==> flow/design.v <==
localparam INIT_00 = 288'b0;
localparam INIT_01 = 288'b0;
localparam INIT_02 = 288'b0;
localparam INIT_03 = 288'b0;
localparam INIT_04 = 288'b0;
localparam INIT_05 = 288'b0;
localparam INIT_06 = 288'b0;
localparam INIT_07 = 288'b0;
localparam INIT_08 = 288'b0;
localparam INIT_09 = 288'b0;
localparam INIT_0A = 288'b0;
localparam INIT_0B = 288'b0;
localparam INIT_0C = 288'b0;
localparam INIT_0D = 288'b0;
localparam INIT_0E = 288'b0;
localparam INIT_0F = 288'b0;
localparam INIT_10 = 288'b0;
localparam INIT_11 = 288'b0;
localparam INIT_12 = 288'b0;
localparam INIT_13 = 288'b0;
localparam INIT_14 = 288'b0;
localparam INIT_15 = 288'b0;
localparam INIT_16 = 288'b0;
localparam INIT_17 = 288'b0;
localparam INIT_18 = 288'b0;
localparam INIT_19 = 288'b0;
localparam INIT_1A = 288'b0;
localparam INIT_1B = 288'b0;
localparam INIT_1C = 288'b0;
localparam INIT_1D = 288'b0;
localparam INIT_1E = 288'b0;
localparam INIT_1F = 288'b0;
localparam INIT_20 = 288'b0;
localparam INIT_21 = 288'b0;
localparam INIT_22 = 288'b0;
localparam INIT_23 = 288'b0;
localparam INIT_24 = 288'b0;
localparam INIT_25 = 288'b0;
localparam INIT_26 = 288'b0;
localparam INIT_27 = 288'b0;
localparam INIT_28 = 288'b0;
localparam INIT_29 = 288'b0;
localparam INIT_2A = 288'b0;
localparam INIT_2B = 288'b0;
localparam INIT_2C = 288'b0;
localparam INIT_2D = 288'b0;
localparam INIT_2E = 288'b0;
localparam INIT_2F = 288'b0;
localparam INIT_30 = 288'b0;
localparam INIT_31 = 288'b0;
localparam INIT_32 = 288'b0;
localparam INIT_33 = 288'b0;
localparam INIT_34 = 288'b0;
localparam INIT_35 = 288'b0;
localparam INIT_36 = 288'b0;
localparam INIT_37 = 288'b0;
localparam INIT_38 = 288'b0;
localparam INIT_39 = 288'b0;
localparam INIT_3A = 288'b0;
localparam INIT_3B = 288'b0;
localparam INIT_3C = 288'b0;
localparam INIT_3D = 288'b0;
localparam INIT_3E = 288'b0;
localparam INIT_3F = 288'b0;
`timescale 1ns / 1ps
module udp_rx #(
    parameter              LOCAL_PORT= 16'hF000
)(
    input                  clk,   
    input                  rstn,  
    input      [7:0]       udp_rx_data,
    input                  udp_rx_req,
    input                  ip_checksum_error,
    input                  ip_addr_check_error,
    output reg [7:0]       udp_rec_rdata ,       
    output reg [15:0]      udp_rec_data_length,      
    output reg             udp_rec_data_valid        
);
    reg  [15:0]             udp_rx_cnt ;
    reg  [15:0]             udp_data_length ;
    reg  [15:0]             udp_dest_port;
    localparam IDLE             =  8'b0000_0001  ;
    localparam REC_HEAD         =  8'b0000_0010  ;
    localparam REC_DATA         =  8'b0000_0100  ;
    localparam REC_ODD_DATA     =  8'b0000_1000  ;
    localparam VERIFY_CHECKSUM  =  8'b0001_0000  ;
    localparam REC_ERROR        =  8'b0010_0000  ;
    localparam REC_END_WAIT     =  8'b0100_0000  ;
    localparam REC_END          =  8'b1000_0000  ;
    reg [7:0]     state      ;
    reg [7:0]     state_n ;
    always @(posedge clk)
    begin
      if (~rstn)
        state <= IDLE ;
      else 
        state <= state_n ;
    end
    always @(*)
    begin
        case(state)
         IDLE            :
         begin
             if (udp_rx_req == 1'b1)
                 state_n = REC_HEAD ;
             else
                 state_n = IDLE ;
         end
         REC_HEAD       :
         begin
             if (ip_checksum_error | ip_addr_check_error)
                 state_n = REC_ERROR ;
             else if (udp_rx_cnt == 16'd7)
             begin
                 if(udp_dest_port == LOCAL_PORT)
                     state_n = REC_DATA ;
                 else
                     state_n = REC_ERROR ;
             end
             else
                 state_n = REC_HEAD ;
         end
         REC_DATA       :
         begin
             if (udp_rx_cnt == udp_data_length - 1)
                 state_n = REC_END ;
             else
                 state_n = REC_DATA ;
         end
         REC_ERROR      : state_n = IDLE  ; 
         REC_END        : state_n = IDLE  ;
         default        : state_n = IDLE  ;
         endcase
    end
    always @(posedge clk)
    begin
        if (~rstn)
            udp_dest_port <= 16'd0 ;
        else if (state == REC_HEAD && udp_rx_cnt > 16'd1 && udp_rx_cnt < 16'd4)
            udp_dest_port <= {udp_dest_port[7:0],udp_rx_data};
    end
    always @(posedge clk)
    begin
        if (~rstn)
            udp_data_length <= 16'd0 ;
        else if (state == REC_HEAD && udp_rx_cnt > 16'd3 && udp_rx_cnt < 16'd6)
            udp_data_length <= {udp_data_length[7:0],udp_rx_data};
    end
    always @(posedge clk)
    begin
        if (~rstn)
            udp_rec_data_length <= 16'd0 ;
        else if (state == REC_END)
            udp_rec_data_length <= udp_data_length - 16'd8;
    end
    always @(posedge clk)
    begin
        if (~rstn)
            udp_rx_cnt <= 16'd0 ;
        else if (state == REC_HEAD || state == REC_DATA)
            udp_rx_cnt <= udp_rx_cnt + 1'b1 ;
        else
            udp_rx_cnt <= 16'd0 ;
    end
    always @(posedge clk)
    begin
        if (~rstn)
            udp_rec_rdata <= 8'd0 ;
        else if(udp_rx_cnt > 16'd7 && udp_rx_cnt < udp_data_length)
            udp_rec_rdata <= udp_rx_data ;
    end
    reg  udp_rx_end;
    always @(posedge clk)
    begin
        if (~rstn)
            udp_rx_end <= 1'b0 ;       
        else if (state == REC_END)    
            udp_rx_end <= 1'b1 ;   
        else
            udp_rx_end <= 1'b0 ;    
    end 
    always @(posedge clk)
    begin
        if (~rstn)
            udp_rec_data_valid <= 1'b0 ;
        else if (state == REC_DATA)
            udp_rec_data_valid <= 1'b1 ;
        else
            udp_rec_data_valid <= 1'b0 ;
    end
endmodule
# Step by step through the tools: udp_rx
# The steps from the RTL of udp_rx to its reports follow in flow order.
# Lines are those of the file above, counted from 1.
setup:
  top_module: "udp_rx"
  clock_port: "clk"
  library: "sky130hd"
  lib_corner: "tt_025C_1v80"

# Word-level counts
# Counts by Yosys on the flattened word-level netlist (proc, flatten, opt, wreduce; memories kept). Register bits leave out memories and registers merged into their read ports (data or address); mux counts leave out enables and synchronous resets folded into registers. Print and check cells are left out. Cells with the same type and inputs are merged into one.
bits:
  reg_bits: 81
  in_bits: 13
  out_inout_bits: 25
op_classes:
  n_addsub: 3
  compare: 6
  n_eq: 7
  mux: 7
  logic: 1
  reduce_logical: 7
op_table:
  columns: ["cell", "n"]
  rows:
  - ["16-bit by 3-bit less-than comparator with 1-bit output (second input constant)", 2]
  - ["16-bit by 32-bit == test with 1-bit output", 1]
  - ["8-bit case mux with 3-bit select", 1]
  - ["6-bit 2-to-1 mux", 3]
  - ["16-bit by 1-bit subtractor with 17-bit output (second input constant)", 1]
  - ["16-bit by 1-bit adder with 16-bit output (second input constant)", 1]
  - ["16-bit by 1-bit > comparator with 1-bit output (second input constant)", 1]
  - ["16-bit less-than comparator", 1]
  - ["16-bit == test (second input constant)", 1]
  - ["16-bit by 2-bit > comparator with 1-bit output (second input constant)", 1]
  - ["16-bit by 3-bit > comparator with 1-bit output (second input constant)", 1]
  - ["16-bit by 3-bit == test with 1-bit output (second input constant)", 1]
  - ["16-bit by 4-bit subtractor with 16-bit output (second input constant)", 1]
  - ["8-bit by 1-bit == test with 1-bit output (second input constant)", 1]
  - ["8-bit by 2-bit == test with 1-bit output (second input constant)", 1]
  - ["8-bit by 3-bit == test with 1-bit output (second input constant)", 1]
  - ["8-bit == test (second input constant)", 1]
  - ["8-bit 2-to-1 mux", 1]
  - ["1-bit logical AND", 5]
  - ["2-bit AND reduction", 1]
  - ["2-bit 2-to-1 mux", 1]
  - ["1-bit OR", 1]
  - ["1-bit logical OR", 1]
  - ["1-bit 2-to-1 mux", 1]

# Depth
# Longest topological path by Yosys (ltp), each cell counted once; first at word level (registers and memories cut), then after technology mapping (sequential cells cut; the memories' decode and read muxes count).
depth:
  ltp_word: 5
  ABC_AREA: 0
  depth_mapped: 10
  depth_no_buf: 8

# Netlist
# Yosys stat after the flow's synthesis: flattened, memories mapped to cells. It holds for the ABC_AREA given above (unset counts as 0); a run with the other value may have another netlist.
# Totals and module areas in this step are rounded.
types:
  columns: ["cell_type", "n", "type_area_um2"]
  rows:
  - ["sky130_fd_sc_hd__dfxtp_1", 78, 1.56E+03]
  - ["sky130_fd_sc_hd__mux2i_1", 35, 350.336]
  - ["sky130_fd_sc_hd__xnor2_1", 34, 297.786]
  - ["sky130_fd_sc_hd__ha_1", 22, 275.264]
  - ["sky130_fd_sc_hd__nor2_1", 70, 262.752]
  - ["sky130_fd_sc_hd__nand4_1", 17, 106.352]
  - ["sky130_fd_sc_hd__a211oi_1", 13, 97.594]
  - ["sky130_fd_sc_hd__a21oi_1", 18, 90.086]
  - ["sky130_fd_sc_hd__inv_1", 22, 82.579]
  - ["sky130_fd_sc_hd__xor2_1", 9, 78.826]
  - ["sky130_fd_sc_hd__nand2_1", 18, 67.565]
  - ["sky130_fd_sc_hd__o31ai_1", 9, 67.565]
  - ["sky130_fd_sc_hd__nand3_1", 11, 55.053]
  - ["sky130_fd_sc_hd__nor4_1", 8, 50.048]
  - ["sky130_fd_sc_hd__clkbuf_1", 13, 48.797]
  - ["sky130_fd_sc_hd__nor3_1", 9, 45.043]
  - ["sky130_fd_sc_hd__o21ai_0", 9, 45.043]
  - ["sky130_fd_sc_hd__and3_1", 7, 43.792]
# Not listed: further types 30, cells in them 53.
mapped:
  cell_count: 455
  synth_area_mm2: 0.0041
  sequential_area_mm2: 0.0016
  ff_cells: 78

# Timing after synthesis
# Source: OpenSTA report_checks on the synthesized netlist (no wires, ideal clock, input and output delay 20% of the period each), path of least setup slack; recovery checks are left aside. Register names are those of the netlist, which keeps one name where synthesis merged equal registers.
synth_path:
  path_kind: "reg2reg"
  from: "reg udp_data_length[3]"
  to: "reg state"
  period_ns: 2.72
  setup_ns: 0.136
  launch_ns: 0.000
  arrival_ns: 2.016
  t_required_ns: 2.584
  setup_slack_ns: 0.568
  delay_ns: 2.152
  driving_pins: 10
  path_buffers: 1
  synth_period_reached_ns: 2.152
# "delay_ns" = arrival - input delay + setup time.
# "driving_pins": output pins that drive a net of the path, with the launching flip-flop's if there is one; two outputs of one cell count as two.
# "synth_period_reached_ns" is the clock period less the worst setup slack; recovery checks do not enter. This is arithmetic on one report: input and output delays are still those of the set period (20% each).
# An end named without its bit number is one bit of that signal or, where synthesis recoded a state register, one of its new flip-flops.
synth_between:
  path_cell_list: "sky130_fd_sc_hd__dfxtp_1 -> sky130_fd_sc_hd__clkbuf_1 -> sky130_fd_sc_hd__inv_1 -> sky130_fd_sc_hd__ha_1 -> sky130_fd_sc_hd__nor4b_2 -> sky130_fd_sc_hd__o311ai_0 -> sky130_fd_sc_hd__xnor2_1 -> sky130_fd_sc_hd__nand4b_1 -> sky130_fd_sc_hd__nor4_1 -> sky130_fd_sc_hd__o32ai_1"
synth_rtl:
  columns: ["item", "line", "rtl"]
  rows:
  - ["from (decl)", 80, "reg  [15:0]             udp_data_length ;"]
  - ["from (assign)", 145, "udp_data_length <= 16'd0 ;"]
  - ["from (assign)", 147, "udp_data_length <= {udp_data_length[7:0],udp_rx_data};"]
  - ["to (assign)", 95, "state <= IDLE ;"]
  - ["to (assign)", 97, "state <= state_n ;"]
  - ["to (decl)", 90, "reg [7:0]     state      ;"]
# Chain of elaborated cells between the ends: none given.

# Worst path after layout
# Path of least setup slack in the final report of run A (OpenROAD, finished layout, wires in). Where an end is a register, its clock arrival counts in the times.
layout_path:
  path_kind: "reg2reg"
  from: "reg udp_data_length[3]"
  to: "reg state"
  period_ns: 3.12
  setup_ns: 0.14
  launch_ns: 0.35
  arrival_ns: 3.03
  t_required_ns: 3.33
  setup_slack_ns: 0.30
  driving_pins: 9
  path_buffers: 0
# An end named without its bit number is one bit of that signal or, where synthesis recoded a state register, one of its new flip-flops.
layout_between:
  path_cell_list: "sky130_fd_sc_hd__dfxtp_1 -> sky130_fd_sc_hd__inv_1 -> sky130_fd_sc_hd__ha_1 -> sky130_fd_sc_hd__nor4b_2 -> sky130_fd_sc_hd__o311ai_0 -> sky130_fd_sc_hd__xnor2_1 -> sky130_fd_sc_hd__nand4b_1 -> sky130_fd_sc_hd__nor4_1 -> sky130_fd_sc_hd__o32ai_1"
layout_rtl:
  columns: ["item", "line", "rtl"]
  rows:
  - ["from (decl)", 80, "reg  [15:0]             udp_data_length ;"]
  - ["from (assign)", 145, "udp_data_length <= 16'd0 ;"]
  - ["from (assign)", 147, "udp_data_length <= {udp_data_length[7:0],udp_rx_data};"]
  - ["to (assign)", 95, "state <= IDLE ;"]
  - ["to (assign)", 97, "state <= state_n ;"]
  - ["to (decl)", 90, "reg [7:0]     state      ;"]
# Chain of elaborated cells between the ends: none given.

Settings and measured results of 2 stored flow runs for module udp_rx (sky130hd), not sorted in any way. The constraints put input and output delay at 20% of the set period each and load the outputs with 0.01 pF.
By "timing.achieved_period_ns" is meant the clock period of the run minus its worst setup slack. This is arithmetic on one report: input and output delays are still those of the set period (20% each).
"critical_path_time_ns" means the part of the period allowed to the worst setup path (the constraints hold back 20% at inputs and 20% at outputs) less its slack; where the path has registers, the arrival times of their clocks count too.
"totalPower_mw" rests on the timing tool's default activity at the inputs, not on a simulated workload.
Measured values are rounded.

--- run A ---
==> flow/run.sh <==
#!/bin/bash
# the make line also repeats the synthesis and layout settings of config.mk as NAME=value (left out here)
make -C /OpenROAD-flow-scripts/flow DESIGN_CONFIG=/design/flow/config.mk WORK_HOME=/design/flow/orfs CLKGATE_MAP_FILE= finish
==> flow/config.mk <==
export PLATFORM = sky130hd
export DESIGN_NAME = udp_rx
export DESIGN_NICKNAME = udp_rx
export VERILOG_FILES = /design/flow/design.v
export SDC_FILE = /design/flow/constraint.sdc
export NUM_CORES = 4
export LEC_CHECK = 0
export ABC_AREA = 0
export CAP_MARGIN = 15
export CORE_MARGIN = 5
export CORE_UTILIZATION = 65
export GPL_ROUTABILITY_DRIVEN = 1
export MIN_ROUTING_LAYER = met2
export PLACE_DENSITY = 0.53
export SETUP_SLACK_MARGIN = -0.18
export SLEW_MARGIN = 20
==> flow/constraint.sdc <==
create_clock -name core_clock -period 3.12 [get_ports {clk}]
set_input_delay 0.6240 -clock core_clock [delete_from_list [all_inputs] [get_ports {clk}]]
set_output_delay 0.6240 -clock core_clock [all_outputs]
set_load 0.01 [all_outputs]

==> results, as YAML <==
results:
  post_synth_area_mm2: 0.0041
  die_mm2: 0.0079
  stdcell_area_mm2: 0.0046
  final_util_pct: 77
  timing.setup.ws_ns: 0.30
  setupTns_ns: 0.000
  fin_hold_ws_ns: 0.44
  totalPower_mw: 1.9
  timing.achieved_period_ns: 2.818
  critical_path_time_ns: 2.82
  worst_path_kind: "reg2reg"

--- run B ---
==> flow/run.sh <==
#!/bin/bash
# the make line also repeats the synthesis and layout settings of config.mk as NAME=value (left out here)
make -C /OpenROAD-flow-scripts/flow DESIGN_CONFIG=/design/flow/config.mk WORK_HOME=/design/flow/orfs CLKGATE_MAP_FILE= finish
==> flow/config.mk <==
export PLATFORM = sky130hd
export DESIGN_NAME = udp_rx
export DESIGN_NICKNAME = udp_rx
export VERILOG_FILES = /design/flow/design.v
export SDC_FILE = /design/flow/constraint.sdc
export NUM_CORES = 4
export LEC_CHECK = 0
export ABC_AREA = 0
export CAP_MARGIN = 20
export CELL_PAD_IN_SITES_DETAIL_PLACEMENT = 0
export CORE_ASPECT_RATIO = 0.94
export CORE_MARGIN = 2
export CORE_UTILIZATION = 27
export CTS_CLUSTER_SIZE = 98
export GPL_TIMING_DRIVEN = 1
export MIN_ROUTING_LAYER = met1
export PLACE_DENSITY_LB_ADDON = 0.28
export SETUP_SLACK_MARGIN = 0.41
export SLEW_MARGIN = 5
export TNS_END_PERCENT = 95
==> flow/constraint.sdc <==
create_clock -name core_clock -period 3.16 [get_ports {clk}]
set_input_delay 0.6320 -clock core_clock [delete_from_list [all_inputs] [get_ports {clk}]]
set_output_delay 0.6320 -clock core_clock [all_outputs]
set_load 0.01 [all_outputs]

==> results, as YAML <==
results:
  post_synth_area_mm2: 0.0041
  die_mm2: 0.016
  stdcell_area_mm2: 0.0049
  final_util_pct: 33
  timing.setup.ws_ns: 0.61
  setupTns_ns: 0.000
  fin_hold_ws_ns: 0.42
  totalPower_mw: 2.0
  timing.achieved_period_ns: 2.548
  critical_path_time_ns: 2.55
  worst_path_kind: "reg2reg"
