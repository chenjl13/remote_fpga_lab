==> flow/design.v <==
localparam INIT_00 = 288'b0;
localparam INIT_01 = 288'b0;
localparam INIT_02 = 288'b0;
localparam INIT_03 = 288'b0;
localparam INIT_04 = 288'b0;
localparam INIT_05 = 288'b0;
localparam INIT_06 = 288'b0;
localparam INIT_07 = 288'b0;
localparam INIT_08 = 288'b0;
localparam INIT_09 = 288'b0;
localparam INIT_0A = 288'b0;
localparam INIT_0B = 288'b0;
localparam INIT_0C = 288'b0;
localparam INIT_0D = 288'b0;
localparam INIT_0E = 288'b0;
localparam INIT_0F = 288'b0;
localparam INIT_10 = 288'b0;
localparam INIT_11 = 288'b0;
localparam INIT_12 = 288'b0;
localparam INIT_13 = 288'b0;
localparam INIT_14 = 288'b0;
localparam INIT_15 = 288'b0;
localparam INIT_16 = 288'b0;
localparam INIT_17 = 288'b0;
localparam INIT_18 = 288'b0;
localparam INIT_19 = 288'b0;
localparam INIT_1A = 288'b0;
localparam INIT_1B = 288'b0;
localparam INIT_1C = 288'b0;
localparam INIT_1D = 288'b0;
localparam INIT_1E = 288'b0;
localparam INIT_1F = 288'b0;
localparam INIT_20 = 288'b0;
localparam INIT_21 = 288'b0;
localparam INIT_22 = 288'b0;
localparam INIT_23 = 288'b0;
localparam INIT_24 = 288'b0;
localparam INIT_25 = 288'b0;
localparam INIT_26 = 288'b0;
localparam INIT_27 = 288'b0;
localparam INIT_28 = 288'b0;
localparam INIT_29 = 288'b0;
localparam INIT_2A = 288'b0;
localparam INIT_2B = 288'b0;
localparam INIT_2C = 288'b0;
localparam INIT_2D = 288'b0;
localparam INIT_2E = 288'b0;
localparam INIT_2F = 288'b0;
localparam INIT_30 = 288'b0;
localparam INIT_31 = 288'b0;
localparam INIT_32 = 288'b0;
localparam INIT_33 = 288'b0;
localparam INIT_34 = 288'b0;
localparam INIT_35 = 288'b0;
localparam INIT_36 = 288'b0;
localparam INIT_37 = 288'b0;
localparam INIT_38 = 288'b0;
localparam INIT_39 = 288'b0;
localparam INIT_3A = 288'b0;
localparam INIT_3B = 288'b0;
localparam INIT_3C = 288'b0;
localparam INIT_3D = 288'b0;
localparam INIT_3E = 288'b0;
localparam INIT_3F = 288'b0;
`timescale 1ns / 1ps
module uart_data_gen(
    input               clk,
    input      [7:0]    read_data,
    input               tx_busy,
    input      [7:0]    write_max_num,
    output reg [7:0]    write_data,
    output reg          write_en
);
    reg [25:0] time_cnt=0;  
    reg [ 7:0] data_num;
    always @(posedge clk)
    begin
        time_cnt <= #1 time_cnt + 26'd1;
    end
    reg        work_en=0;
    reg        work_en_1d=0;
    always @(posedge clk)
    begin
        if(time_cnt == 26'd2048)
            work_en <= #1 1'b1;
        else if(data_num == write_max_num-1'b1)
            work_en <= #1 1'b0;
    end
    always @(posedge clk)
    begin
        work_en_1d <= #1 work_en;
    end
    reg            tx_busy_reg=0;
    wire           tx_busy_f;
    always @ (posedge clk) tx_busy_reg <= #1 tx_busy;
    assign tx_busy_f = (!tx_busy) && (tx_busy_reg);
    reg write_pluse;
    always @ (posedge clk)
    begin
        if(work_en)
        begin
            if(~work_en_1d || tx_busy_f)
                write_pluse <= #1 1'b1;
            else
                write_pluse <= #1 1'b0;
        end
        else
            write_pluse <= #1 1'b0;
    end
    always @ (posedge clk)
    begin
        if(~work_en & tx_busy_f)
            data_num   <= 7'h0;
        else if(write_pluse)
            data_num   <= data_num + 8'h1;
    end
    always @(posedge clk)
    begin
        write_en <= #1 write_pluse;
    end
    always @ (posedge clk)
    begin
        case(data_num)
            8'h0  ,
            8'h1  :	write_data <= #1 8'h77; 
            8'h2  :	write_data <= #1 8'h77; 
            8'h3  :	write_data <= #1 8'h77; 
            8'h4  :	write_data <= #1 8'h2E; 
            8'h5  :	write_data <= #1 8'h6D; 
            8'h6  :	write_data <= #1 8'h65; 
            8'h7  :	write_data <= #1 8'h79; 
            8'h8  :	write_data <= #1 8'h65; 
            8'h9  :	write_data <= #1 8'h73; 
            8'ha  :	write_data <= #1 8'h65; 
            8'hb  :	write_data <= #1 8'h6D; 
            8'hc  :	write_data <= #1 8'h69; 
            8'hd  :	write_data <= #1 8'h2E; 
            8'he  :	write_data <= #1 8'h63; 
            8'hf  :	write_data <= #1 8'h6F; 
            8'h10 :	write_data <= #1 8'h6D; 
            8'h11 ,
            8'h12 :	write_data <= #1 8'h0d;
            8'h13 :	write_data <= #1 8'h0a;
            default :	write_data <= #1 read_data;
        endcase
    end
endmodule
`timescale 1ns / 1ps
module uart_rx # (
    parameter            BPS_NUM     =    16'd434
)
(
      input             clk,
      input             uart_rx,
      output reg [7:0]  rx_data,
      output reg        rx_en,
      output            rx_finish
);
    localparam  IDLE         = 4'h0;    
    localparam  RECEIV_START = 4'h1;    
    localparam  RECEIV_DATA  = 4'h2;    
    localparam  RECEIV_STOP  = 4'h3;    
    localparam  RECEIV_END   = 4'h4;    
    reg    [2:0]        rx_state=0;       
    reg    [2:0]        rx_state_n=0;     
    reg    [7:0]        rx_data_reg;      
    reg                 uart_rx_1d;       
    reg                 uart_rx_2d;       
    wire                start;            
    reg    [15:0]       clk_div_cnt;      
    always @ (posedge clk) 
    begin
         uart_rx_1d <= #1 uart_rx;
         uart_rx_2d <= #1  uart_rx_1d;
    end
    assign start     = (!uart_rx) && (uart_rx_1d || uart_rx_2d);
    assign rx_finish = (rx_state == RECEIV_END);
    always @ (posedge clk)
    begin
        if(rx_state == IDLE || clk_div_cnt == BPS_NUM)
            clk_div_cnt   <= #1 16'h0;
        else
            clk_div_cnt   <= #1 clk_div_cnt + 16'h1;
    end
    reg    [2:0]      rx_bit_cnt=0;    
    always @ (posedge clk)
    begin
        if(rx_state == IDLE)
            rx_bit_cnt <= #1 3'h0;
        else if((rx_bit_cnt == 3'h7) && (clk_div_cnt == BPS_NUM))
            rx_bit_cnt <= #1 3'h0;
        else if((rx_state == RECEIV_DATA) && (clk_div_cnt == BPS_NUM))
            rx_bit_cnt <= #1 rx_bit_cnt + 3'h1;
        else 
            rx_bit_cnt <= #1 rx_bit_cnt;
    end
    always @(posedge clk)
    begin
        rx_state <= rx_state_n;
    end
    always @ (*)
    begin
      case(rx_state)
          IDLE       :  
          begin
              if(start)                                     
                  rx_state_n = RECEIV_START;
              else
                  rx_state_n = rx_state;
          end
          RECEIV_START    :  
          begin
              if(clk_div_cnt == BPS_NUM)                    
                  rx_state_n = RECEIV_DATA;
              else
                  rx_state_n = rx_state;
          end
          RECEIV_DATA    :  
          begin
              if(rx_bit_cnt == 3'h7 && clk_div_cnt == BPS_NUM) 
                  rx_state_n = RECEIV_STOP;
              else
                  rx_state_n = rx_state;
          end
          RECEIV_STOP    :  
          begin
              if(clk_div_cnt == BPS_NUM)                       
                  rx_state_n = RECEIV_END;
              else
                  rx_state_n = rx_state;
          end
          RECEIV_END    :  
          begin
              if(!uart_rx_1d)                                 
                  rx_state_n = RECEIV_START;
              else                                             
                  rx_state_n = IDLE;
          end
          default    :  rx_state_n = IDLE;
      endcase
    end
    always @ (posedge clk)
    begin
        case(rx_state)
            IDLE         ,
            RECEIV_START :                               
            begin
                rx_en <= #1 1'b0;
                rx_data_reg <= #1 8'h0;
            end
            RECEIV_DATA  :  
            begin
                if(clk_div_cnt == BPS_NUM[15:1])       
                    rx_data_reg  <= #1 {uart_rx , rx_data_reg[7:1]};  
            end
            RECEIV_STOP  : 
            begin
                rx_en   <= #1 1'b1;                    
                rx_data <= #1 rx_data_reg;             
            end
            RECEIV_END    :  
            begin
                rx_data_reg <= #1 8'h0;
            end
            default:    rx_en <= #1 1'b0;
        endcase
    end
endmodule
`timescale 1ns / 1ps
module uart_top(
    input         clk,
    input         uart_rx,
    output  [7:0] led,
    output        uart_tx
);
   parameter      BPS_NUM = 16'd434;
    wire           tx_busy;         
    wire           rx_finish;       
    wire    [7:0]  rx_data;         
    wire    [7:0]  tx_data;         
    wire           tx_en;           
    wire rx_en;
    reg  [7:0] receive_data;
    always @(posedge clk)  receive_data <= led;
    uart_data_gen uart_data_gen(
        .clk                  (  clk      ),
        .read_data            (  receive_data ),
        .tx_busy              (  tx_busy      ),
        .write_max_num        (  8'h14        ),
        .write_data           (  tx_data      ),
        .write_en             (  tx_en        ) 
    );
    uart_tx #(
         .BPS_NUM            (  BPS_NUM       ) 
     )
     u_uart_tx(
        .clk                 (  clk         ),         
        .tx_data             (  tx_data       ),        
        .tx_pluse            (  tx_en         ),       
        .uart_tx             (  uart_tx       ),                               
        .tx_busy             (  tx_busy       )            
    );                                             
    uart_rx #(
         .BPS_NUM            (  BPS_NUM       ) 
     )
     u_uart_rx (                        
        .clk                 (  clk           ),                    
        .uart_rx             (  uart_rx       ),         
        .rx_data             (  rx_data       ),                          
        .rx_en               (  rx_en         ),                        
        .rx_finish           (  rx_finish     )  
    );                                            
    assign led = rx_data;
endmodule
`timescale 1ns / 1ps
module uart_tx #(
    parameter            BPS_NUM  =    16'd434
)
(
    input          clk,         
    input [7:0]    tx_data,     
    input          tx_pluse,    
    output reg     uart_tx,     
    output         tx_busy     
);
    reg             tx_pluse_reg =0;
    reg	[2:0]	    tx_bit_cnt=0;	
    reg	[2:0]	    tx_state=0;		
    reg	[2:0]	    tx_state_n=0;	
    reg	[3:0]	    pluse_delay_cnt=0;
    reg             tx_en = 0;
    localparam  IDLE	   = 4'h0;
    localparam  SEND_START = 4'h1;	
    localparam  SEND_DATA  = 4'h2;	
    localparam  SEND_STOP  = 4'h3;	
    localparam  SEND_END   = 4'h4;	
    reg	[15:0]	  clk_div_cnt=0;
    assign tx_busy = (tx_state != IDLE);
    always @(posedge clk)
    begin
        tx_pluse_reg <= #1 tx_pluse;
    end
    always @(posedge clk)
    begin
        if(~tx_pluse_reg & tx_pluse)
            tx_en <= 1'b1;
        else if(tx_state == SEND_END)
            tx_en <= 1'b0;
    end
    always @ (posedge clk)
    begin
        if(clk_div_cnt == BPS_NUM || (~tx_pluse_reg & tx_pluse))
            clk_div_cnt   <= #1 16'h0;
        else
            clk_div_cnt   <= #1 clk_div_cnt + 16'h1;
    end
    always @ (posedge clk)
    begin
        if(!tx_en)
            tx_bit_cnt    <= #1 3'h0;
        else if((tx_bit_cnt == 3'h7) && (clk_div_cnt == BPS_NUM))
            tx_bit_cnt    <= #1 3'h0;
        else if((tx_state == SEND_DATA) && (clk_div_cnt == BPS_NUM))
            tx_bit_cnt    <= #1 tx_bit_cnt + 3'h1;
        else 
            tx_bit_cnt    <= #1 tx_bit_cnt;
    end
    always @(posedge clk)
    begin
        tx_state <= tx_state_n;
    end
    always @ (*)
    begin
      case(tx_state)
        IDLE   	:  
        begin
            if(~tx_pluse_reg & tx_pluse)   
    	        tx_state_n = SEND_START;
    	    else
    	        tx_state_n = tx_state;
    	end
        SEND_START	:  
        begin
            if(clk_div_cnt == BPS_NUM)               
    	        tx_state_n = SEND_DATA;
    	    else
    		    tx_state_n = tx_state;
    	end
        SEND_DATA	:  
        begin
            if(tx_bit_cnt == 3'h7 && clk_div_cnt == BPS_NUM)   
    	        tx_state_n = SEND_STOP;
    	    else
    		    tx_state_n = tx_state;
    	end
        SEND_STOP	:  
        begin
            if(clk_div_cnt == BPS_NUM)             
    	        tx_state_n = SEND_END;
    	    else
    		    tx_state_n = tx_state;
        end
        SEND_END	:  tx_state_n = IDLE;
        default	:  tx_state_n = IDLE;
      endcase
    end
    always @ (posedge clk)
    begin
      if(tx_en)
      begin
          case(tx_state)
              IDLE       :  uart_tx  <= #1 1'h1;         
              SEND_START :  uart_tx  <= #1 1'h0;           
              SEND_DATA  :                                 
              begin
                  case(tx_bit_cnt)
                      3'h0  :  uart_tx  <= #1 tx_data[0];
                      3'h1  :  uart_tx  <= #1 tx_data[1];
                      3'h2  :  uart_tx  <= #1 tx_data[2];
                      3'h3  :  uart_tx  <= #1 tx_data[3];
                      3'h4  :  uart_tx  <= #1 tx_data[4];
                      3'h5  :  uart_tx  <= #1 tx_data[5];
                      3'h6  :  uart_tx  <= #1 tx_data[6];
                      3'h7  :  uart_tx  <= #1 tx_data[7];
                      default: uart_tx  <= #1 1'h1;
                  endcase
              end
              SEND_STOP  :  uart_tx  <= #1 1'h1;          
              default    :  uart_tx  <= #1 1'h1;          
          endcase
      end
      else
          uart_tx <= #1 1'h1;
    end
    endmodule
Reports on uart_top --
What the tools print for uart_top, step after step. Lines are those of the file above, counted from 1. Operators: Yosys type, input widths -> output width; for muxes data width and select width s. Not given: n/a
Set-up: top uart_top, clock input clk, library sky130hd, corner tt_025C_1v80

Word-level counts --
Source: Yosys, flattened and elaborated, memories not mapped. Widths are those after wreduce. Registers that Yosys merges into a memory's read port (data or address) are not register bits. Print and check cells do not count. Equal cells are merged and count once.
Bit counts: bits in registers 120, input bits 2, output and inout bits 9, cells after elaboration 128
Operators by class: add/sub/neg operators 6, equal/unequal tests 48, muxes and demuxes 17, bitwise operators 6, reduce/logical cells 29
Operators by type and width (count):
- $pmux 8 s11 | 1
- $eq 8x4->1 const B | 8
- $add 16x1->16 const B | 2
- $eq 16x9->1 const B | 2
- $eq 8x3->1 const B | 4
- $eq 8x5->1 const B | 4
- $add 26x1->26 const B | 1
- $eq 26x12->1 const B | 1
- $mux 3 | 8
- $eq 3x3->1 const B | 7
- $eq 3x2->1 const B | 6
- $eq 16x8->1 const B | 1
- $eq 8x2->1 const B | 2
- $pmux 8 s2 | 1
- $pmux 3 s5 | 1
- $ne 2x1->1 const B | 7
- $pmux 3 s4 | 1
- $eq 3x1->1 const B | 3
- $logic_not 3->1 | 3
- $reduce_or 3->1 | 3
- $reduce_or 2->1 | 4
- $reduce_and 4->1 | 2
- $add 8x1->8 const B | 1
- $eq 8x1->1 const B | 1
- $logic_not 8->1 | 1
- $pmux 1 s8 | 1
- $mux 8 | 1
- $logic_and 1x1->1 | 6
Other operator kinds: 12; their cells: 23.

Logic depth --
Depth = most cells in a row (Yosys ltp): at word level without a register or memory, in the mapped netlist without a sequential cell, where the memories' decode and read muxes count.
Depth: word-level depth 5, ABC_AREA 0, depth in mapped cells 7, mapped depth without buffers 6

Netlist --
The flow's flattened synthesis, as Yosys stat reports it; memories are mapped. The netlist is that of the ABC_AREA named above (0 if unset); the other value can give another one. The area totals of this step are shown rounded.
Cells by type:
- sky130_fd_sc_hd__dfxtp_1 | count 98, total area 1.96E+03 um^2
- sky130_fd_sc_hd__edfxtp_1 | count 22, total area 660.634 um^2
- sky130_fd_sc_hd__xnor2_1 | count 42, total area 367.853 um^2
- sky130_fd_sc_hd__ha_1 | count 19, total area 237.728 um^2
- sky130_fd_sc_hd__nor2_1 | count 62, total area 232.723 um^2
- sky130_fd_sc_hd__nand3_1 | count 35, total area 175.168 um^2
- sky130_fd_sc_hd__xor2_1 | count 15, total area 131.376 um^2
- sky130_fd_sc_hd__nand4_1 | count 17, total area 106.352 um^2
- sky130_fd_sc_hd__nand2_1 | count 28, total area 105.101 um^2
- sky130_fd_sc_hd__nor4_1 | count 14, total area 87.584 um^2
- sky130_fd_sc_hd__and4_1 | count 9, total area 78.826 um^2
- sky130_fd_sc_hd__nor2b_1 | count 11, total area 68.816 um^2
- sky130_fd_sc_hd__inv_1 | count 18, total area 67.565 um^2
- sky130_fd_sc_hd__a21oi_1 | count 13, total area 65.062 um^2
- sky130_fd_sc_hd__or4_1 | count 7, total area 52.55 um^2
- sky130_fd_sc_hd__nand3b_1 | count 6, total area 45.043 um^2
- sky130_fd_sc_hd__or3_1 | count 7, total area 43.792 um^2
- sky130_fd_sc_hd__nor4_4 | count 2, total area 42.541 um^2
Not listed: further types 43, cells in them 99.
Synthesis totals: standard cells after synthesis 524, chip area (Yosys) 0.005254 mm^2, sequential area 0.002623 mm^2, flip-flops 120, buffer cells 17
By module: a second synthesis without flattening, with its own total; a netlist apart from the flattened one above.
Second synthesis, totals: cell total of the unflattened synthesis 565, area total of the unflattened synthesis 0.005446 mm^2
Rows give one instance, submodules left out.
Modules:
- uart_data_gen | times used 1, cells 263, area 0.00229 mm^2, sequential area 0.0009409 mm^2
- uart_rx #(BPS_NUM=434) | times used 1, cells 153, area 0.001715 mm^2, sequential area 0.001021 mm^2
- uart_tx #(BPS_NUM=434) | times used 1, cells 139, area 0.001274 mm^2, sequential area 0.0005305 mm^2
- uart_top | times used 1, cells 10, area 0.0001677 mm^2, sequential area 0.0001602 mm^2

Timing after synthesis --
Source: OpenSTA report_checks on the synthesized netlist (no wires, ideal clock, input and output delay 20% of the period each), path of least setup slack; recovery checks are left aside. Register names are those of the netlist, which keeps one name where synthesis merged equal registers.
Timing post-synthesis: path kind register to register, from register u_uart_rx.rx_state[0], to register u_uart_rx.rx_data_reg[0], clock period 3.16 ns, library setup time 0.376 ns, launch time at the first pin 0.000 ns, data arrival time 1.538 ns, required time 2.784 ns, setup slack 1.246 ns, path delay 1.914 ns, driving pins on the path 6, buffers on the path 1, synthesis period reached 1.914 ns
"path delay" = arrival - input delay + setup time. "driving pins on the path" counts driving pins, that of a launching flip-flop among them; a cell with two outputs on the path counts twice. "synthesis period reached" = period - worst setup slack (recovery checks aside). The figure is calculated, with input and output delays left at 20% of the set period. The rows between start and end are the longest chain of elaborated cells between them; the timing report does not say that the signal goes this way. Where chains are equally long, one stands for them. Each line given opens the expression or statement behind the cell; cells for indexed reads and writes are added by Yosys, which also makes memories of some case tables. A register here has more assigning lines than the two given. The path ends at the enable pin of a flip-flop; only ways to that pin are counted.
Between the ends, post-synthesis: cell sequence sky130_fd_sc_hd__edfxtp_1 -> sky130_fd_sc_hd__clkbuf_1 -> sky130_fd_sc_hd__nor4b_1 -> sky130_fd_sc_hd__nand3_1 -> sky130_fd_sc_hd__o21a_1 -> sky130_fd_sc_hd__o22ai_1, cells in the longest elaborated chain 4, elaborated cells on any way between the ends 8, those cells by class eq/ne: 4; reduce/logical: 4
Ends and longest elaborated chain, post-synthesis:
- start, declared | RTL line 164 | reg    [2:0]        rx_state=0;
- start, assigned | RTL line 199 | rx_state <= rx_state_n;
- $eq 3x3->1 | RTL line 244 | case(rx_state)
- $reduce_or 3->1
- $reduce_bool 2->1
- $reduce_and 2->1
- end, assigned | RTL line 249 | rx_data_reg <= #1 8'h0;
- end, assigned | RTL line 254 | rx_data_reg  <= #1 {uart_rx , rx_data_reg[7:1]};
- end, declared | RTL line 166 | reg    [7:0]        rx_data_reg;

Path in the finished layout --
From the final timing report of flow run 1: the path of least setup slack in the routed layout; clock arrival at registers is part of the times.
Timing after layout: path kind register to register, from register uart_data_gen.data_num[0], to register uart_data_gen.write_data[6], clock period 3.31 ns, library setup time 0.10 ns, launch time at the first pin 0.40 ns, data arrival time 2.65 ns, required time 3.60 ns, setup slack 0.95 ns, driving pins on the path 7, buffers on the path 0
The rows between start and end are the longest chain of elaborated cells between them; the timing report does not say that the signal goes this way. Where chains are equally long, one stands for them. A register here has more assigning lines than the two given.
Between the ends, after layout: cell sequence sky130_fd_sc_hd__dfxtp_1 -> sky130_fd_sc_hd__inv_1 -> sky130_fd_sc_hd__ha_1 -> sky130_fd_sc_hd__nor4_1 -> sky130_fd_sc_hd__a311oi_1 -> sky130_fd_sc_hd__a31oi_1 -> sky130_fd_sc_hd__a21bo_1, cells in the longest elaborated chain 3, elaborated cells on any way between the ends 26, those cells by class eq/ne: 19; mux: 1; reduce/logical: 6
Ends and longest elaborated chain, after layout:
- start, declared | RTL line 75 | reg [ 7:0] data_num;
- start, assigned | RTL line 113 | data_num   <= 7'h0;
- start, assigned | RTL line 115 | data_num   <= data_num + 8'h1;
- $eq 8x5->1 | RTL line 123 | case(data_num)
- $reduce_or 2->1 | RTL line 123
- $pmux 8 s11 | RTL line 123
- end, assigned | RTL line 125 | 8'h1 : write_data <= #1 8'h77;
- end, assigned | RTL line 144 | default : write_data <= #1 read_data;
- end, declared | RTL line 71 | output reg [7:0]    write_data,

## Implementation results

Settings and measured results of 2 stored flow runs for module uart_top (sky130hd), not sorted in any way. The constraints put input and output delay at 20% of the set period each and load the outputs with 0.01 pF.
"achieved period" = clock period - worst setup slack. The figure is calculated, with input and output delays left at 20% of the set period.
"time on the worst setup path": the worst setup path's part of the clock period (all of it between registers, 20% less for each end at a port) less its slack. A launch clock that arrives late makes it longer, a capture clock that arrives late makes it shorter.
By "overall power" is meant OpenSTA's value without simulated activity: inputs other than the clock are taken to toggle once in ten clock periods, and the tool carries that through the logic.
Values from the reports are rounded here.

* Flow run 1 | settings: period_ns 3.31; CORE_UTILIZATION 25; SETUP_SLACK_MARGIN 0.42; PLACE_DENSITY 0.52; CORE_MARGIN 2; CELL_PAD_IN_SITES_GLOBAL_PLACEMENT 3; GPL_TIMING_DRIVEN 0; GPL_ROUTABILITY_DRIVEN 1; MAX_ROUTING_LAYER met4; CAP_MARGIN 20; SLEW_MARGIN 20 | results: std-cell area (final layout) 0.006264 mm^2; time on the worst setup path 2.36 ns; critical path kind register to register; chip area after synthesis (Yosys) 0.005254 mm^2; overall power 4056 uW; setup TNS 0.000 ns; setup slack of the worst path 0.950 ns; worst hold slack 0.367 ns; post-layout utilization 30.1%; area of the die 0.02219 mm^2; achieved period 2.360 ns
* Flow run 2 | settings: period_ns 1.64; CORE_UTILIZATION 66; SETUP_SLACK_MARGIN 0.43; PLACE_DENSITY_LB_ADDON 0.29; CORE_MARGIN 10; TNS_END_PERCENT 35; ABC_AREA 1; GPL_ROUTABILITY_DRIVEN 0; CAP_MARGIN 5; SLEW_MARGIN 0; MAX_ROUTING_LAYER met4 | incomplete, routing halted on ODB-0269
